==> flow/design.v <==
`timescale 1ns / 1ps
module PipeR_IF_ID(
    input clk,
    input reset,
    input stall,
    input [31:0] IR,
    input [31:0] ADD4,
    output reg [31:0] IR_D,
    output reg [31:0] PC4_D,
    output reg [31:0] PC8_D
    );
	integer i;
	initial begin
		for(i=0;i<32;i=i+1) begin
			IR_D[i] <= 0;
			PC4_D[i] <= 0;
			PC8_D[i] <=0;
		end
	end
	always @(posedge clk) begin
		if(reset) begin
			IR_D <= 0;
			PC4_D <= 0;
			PC8_D <=0;
		end
		else if(stall)begin
			IR_D <= IR_D;
			PC4_D <= PC4_D;
			PC8_D <= PC8_D;
		end
		else begin
			IR_D <= IR;
			PC4_D <= ADD4;
			PC8_D <= ADD4+4;
		end
	end
endmodule
module PipeR_ID_EX(
	input cmp,
		input clk,
		input reset,
		inout [31:0] IR_D,
		input [31:0] PC8_D,
		input [31:0] MFRSD,
		input [31:0] MFRTD,
		input [31:0] im32,
		output reg [31:0] IR_E,
		output reg [31:0] PC8_E,
		output reg [31:0] R_RS_E,
		output reg [31:0] R_RT_E,
		output reg [31:0] im32_E,
		output reg cmp_e
	);
	integer i;
	initial begin
		for(i=0;i<32;i=i+1) begin
			IR_E[i] <= 0;
			PC8_E[i] <= 0;
			R_RS_E[i] <= 0;
			R_RT_E[i] <= 0;
			im32_E[i] <= 0;
			cmp_e <= 0;
		end
	end
	always @(posedge clk) begin
		if(reset) begin
			IR_E <= 0;
			PC8_E <= 0;
			R_RS_E <= 0;
			R_RT_E <= 0;
			im32_E <= 0;
			cmp_e <= 0;
		end
		else begin
			IR_E <= IR_D;
			PC8_E <= PC8_D;
			R_RS_E <= MFRSD;
			R_RT_E <= MFRTD;
			im32_E <= im32;
			cmp_e <= cmp;
		end
	end
endmodule
module PipeR_EX_MEM(
		input cmp_e,
		input clk,
		input reset,
		input [31:0] IR_E,
		input [31:0] PC8_E,
		input [31:0] ALUout,
		input [31:0] XALUout,
		input [31:0] MFRTE,
		output reg [31:0] IR_M,
		output reg [31:0] PC8_M,
		output reg [31:0] AO_M,
		output reg [31:0] XAO_M,
		output reg [31:0] MFRTE_M,
		output reg cmp_m
	);
	integer i;
	initial begin
		for(i=0;i<32;i=i+1) begin
			IR_M[i] <= 0;
			PC8_M[i] <= 0;
			AO_M[i] <= 0;
			XAO_M[i] <= 0;
			MFRTE_M[i] <= 0;
			cmp_m <= 0;
		end
	end
	always @(posedge clk) begin
		if(reset) begin
			IR_M <= 0;
			PC8_M <= 0;
			AO_M <= 0;
			XAO_M[i] <= 0;
			MFRTE_M <= 0;
			cmp_m <= 0;
		end
		else begin
			IR_M <= IR_E;
			PC8_M <= PC8_E;
			AO_M <= ALUout;
			XAO_M <= XALUout;
			MFRTE_M <= MFRTE;
			cmp_m <= cmp_e;
		end
	end
endmodule
module PipeR_MEM_WB(
		input [31:0] XAO_M,
		input cmp_m,
		input clk,
		input reset,
		inout [31:0] IR_M,
		input [31:0] PC8_M,
		input [31:0] ALUout_M,
		input [31:0] DM_out,
		output reg [31:0] IR_W,
		output reg [31:0] PC8_W,
		output reg [31:0] ALUout_W,
		output reg [31:0] DM_W,
		output reg cmp_w,
		output reg [31:0] XAO_W
	);
	integer i;
	initial begin
		for(i=0;i<32;i=i+1) begin
			IR_W[i] <= 0;
			PC8_W[i] <= 0;
			ALUout_W[i] <= 0;
			DM_W[i] <= 0;
			cmp_w <= 0;
			XAO_W[i] <= 0;
		end
	end
	always @(posedge clk) begin
		if(reset) begin
			IR_W <= 0;
			PC8_W <= 0;
			ALUout_W <= 0;
			DM_W <= 0;
			cmp_w <= 0;
			XAO_W <= 0;
		end
		else begin
			IR_W <= IR_M;
			PC8_W <= PC8_M;
			ALUout_W <= ALUout_M;
			DM_W <= DM_out;
			cmp_w <= cmp_m;
			XAO_W <= XAO_M;
		end
	end
endmodule
module ControlPipeE(
	input clk,
	input reset,
	input [1:0] Res,
	input [4:0] A1,
	input [4:0] A2,
	input [4:0] A3,
	output reg [1:0] Res_E,
	output reg [4:0] A1_E,
	output reg [4:0] A2_E,
	output reg [4:0] A3_E
	);
	always @(posedge clk) begin
		if (reset) begin
			Res_E <= 0;
			A1_E <= 0;
			A2_E <= 0;
			A3_E <= 0;
		end
		else begin
			Res_E <= Res;
			A1_E <= A1;
			A2_E <= A2;
			A3_E <= A3;
		end
	end
endmodule
module ControlPipeM(
	input clk,
	input reset,
	input [1:0] Res_E,
	input [4:0] A1_E,
	input [4:0] A2_E,
	input [4:0] A3_E,
	output reg [1:0] Res_M,
	output reg [4:0] A1_M,
	output reg [4:0] A2_M,
	output reg [4:0] A3_M
	);
	always @(posedge clk) begin
		if (reset) begin
			Res_M <= 0;
			A1_M <= 0;
			A2_M <= 0;
			A3_M <= 0;
		end
		else begin
			Res_M <= Res_E;
			A1_M <= A1_E;
			A2_M <= A2_E;
			A3_M <= A3_E;
		end
	end
endmodule
module ControlPipeW(
	input clk,
	input reset,
	input [1:0] Res_M,
	input [4:0] A1_M,
	input [4:0] A2_M,
	input [4:0] A3_M,
	output reg [1:0] Res_W,
	output reg [4:0] A1_W,
	output reg [4:0] A2_W,
	output reg [4:0] A3_W
	);
	always @(posedge clk) begin
		if (reset) begin
			Res_W <= 0;
			A1_W <= 0;
			A2_W <= 0;
			A3_W <= 0;
		end
		else begin
			Res_W <= Res_M;
			A1_W <= A1_M;
			A2_W <= A2_M;
			A3_W <= A3_M;
		end
	end
endmodule
# Reports on PipeR_EX_MEM
# Tool output for the design above, in the order of the flow.
# Line numbers count from 1 in the design file above.
# The mark n/a stands for no value.
# design
top_module	PipeR_EX_MEM
clock_port	clk
lib	sky130hd
corner	tt_025C_1v80

# Elaborated design
# Source: Yosys, flattened and elaborated, memories not mapped. Widths are those after wreduce. Registers that Yosys merges into a memory's read port (data or address) are not register bits. Print and check cells do not count. Equal cells are merged and count once.
# bits
reg_bits	161
inputBits	163
output_inout_bits	161
elab_cells	7
# classes
muxes	1
# op_table
op	n
2-to-1 mux 32 bit	1

# Longest topological paths
# Longest topological path by Yosys (ltp), each cell counted once; first at word level (registers and memories cut), then after technology mapping (sequential cells cut; the memories' decode and read muxes count).
# logic_depth
depth_word	1
abc_area	0
mapped_depth	3
ltp_nobuf	1

# Synthesis result
# The flow's flattened synthesis, as Yosys stat reports it; memories are mapped. The netlist is that of the ABC_AREA named above (0 if unset); the other value can give another one.
# synth_totals
stdcells	305
area_um2	4426.7
seqArea_um2	3543.4
ff_cells	161
buf_cells	14
# by_type
cell	n	area_total_um2
sky130_fd_sc_hd__dfxtp_1	129	2.58E+03
sky130_fd_sc_hd__edfxtp_1	32	960.922
sky130_fd_sc_hd__nor2b_1	129	807.024
sky130_fd_sc_hd__buf_2	13	65.062
sky130_fd_sc_hd__buf_4	1	7.507
sky130_fd_sc_hd__inv_1	1	3.754

# Timing after synthesis
# OpenSTA on the mapped netlist: ideal clock, no wires. The path of least setup slack (recovery checks aside). Input and output delay are each 20% of the period. Register names are those of the netlist, which keeps one name where synthesis merged equal registers.
# synth_path
path_kind	in2reg
start	input reset
end	register XAO_M[0]
period_ps	1370
input_delay_ps	274
setup_time_ps	387
t_first_pin_ps	274
arrival_ps	1072
required_ps	983
slack_ps	-89
path_delay_ps	1185
driving_pins	2
path_buffers	1
period_less_setup_slack_ps	1459
# "path_delay_ps" is the arrival time less input delay plus setup time.
# "driving_pins" counts driving pins, that of a launching flip-flop among them; a cell with two outputs on the path counts twice.
# "period_less_setup_slack_ps" is the clock period less the worst setup slack; recovery checks do not enter. This is arithmetic on one report: input and output delays are still those of the set period (20% each).
# Only ways into the end's enable, where the timed path ends, are counted here.
# synth_via
path_cell_list	sky130_fd_sc_hd__buf_2 > sky130_fd_sc_hd__inv_1
elab_chain_cells	0
cone_cells	0
cone_lines	0
# synth_rtl
element	line	text
start, declared	87	input reset,
end, assigned	116	XAO_M[i] <= 0;
end, assigned	124	XAO_M <= XALUout;
end, declared	96	output reg [31:0] XAO_M,

# Worst path after layout
# Path of least setup slack in the final report of run 2 (OpenROAD, finished layout, wires in). Where an end is a register, its clock arrival counts in the times.
# The report prints the path's times to 10 ps; the period is as set.
# layout_path
path_kind	reg2out
start	register XAO_M[4]
end	output XAO_M[4]
period_ps	1000
out_delay_ps	200
t_first_pin_ps	510
arrival_ps	1050
required_ps	800
slack_ps	-250
driving_pins	2
path_buffers	1
# layout_via
path_cell_list	sky130_fd_sc_hd__edfxtp_1 > sky130_fd_sc_hd__buf_2
elab_chain_cells	0
cone_cells	0
cone_lines	0
# layout_rtl
element	line	text
start, declared	96	output reg [31:0] XAO_M,
start, assigned	116	XAO_M[i] <= 0;
start, assigned	124	XAO_M <= XALUout;
end, declared	96

# Module PipeR_EX_MEM, platform sky130hd: 2 stored runs of the flow (Yosys, OpenROAD) with differing settings, in no particular order. Input and output delays are each 20% of the period that was set; the output load is 0.01 pF.
# By "achievedPeriod_ps" is meant the clock period of the run minus its worst setup slack. This is arithmetic on one report: input and output delays are still those of the set period (20% each).
# "worst_path_time_ps" is the time allowed to the run's worst setup path (the clock period less input and output delay, where it has them) less its slack. Clock arrival times count: a late capture clock shortens it, a late launch clock lengthens it.
# "power_mw": no workload was simulated; the value follows from the tool's default switching activity.
# "worst_path_time_ps" is given in steps of 10 ps.
# Settings: . = not set for that run.
# Among the results, . means that no value is shown for the run.
run name	period_ns	CORE_UTILIZATION	PLACE_DENSITY	HOLD_SLACK_MARGIN	CORE_MARGIN	CELL_PAD_IN_SITES_DETAIL_PLACEMENT	TNS_END_PERCENT	GPL_ROUTABILITY_DRIVEN	CAP_MARGIN	SLEW_MARGIN	synth_area_um2	final_die_area_um2	finish.stdcell_area_um2	final_util_frac	fin_ws_ps	fin_tns_ps	final_hold_ws_ps	power_mw	achievedPeriod_ps	worst_path_time_ps	critical_path_type
run 1	2.02	49	0.5	0.27	8	1	40	1	20	20	.	.	.	.	.	.	.	.	.	.	.
run 2	1.0	40	.	.	2	.	.	.	20	20	4426.7	11924.6	8149.1	0.752	-254	-25461	185	15.130	1254	1050	reg2out
# Run 1: incomplete, placement halted on a tool error
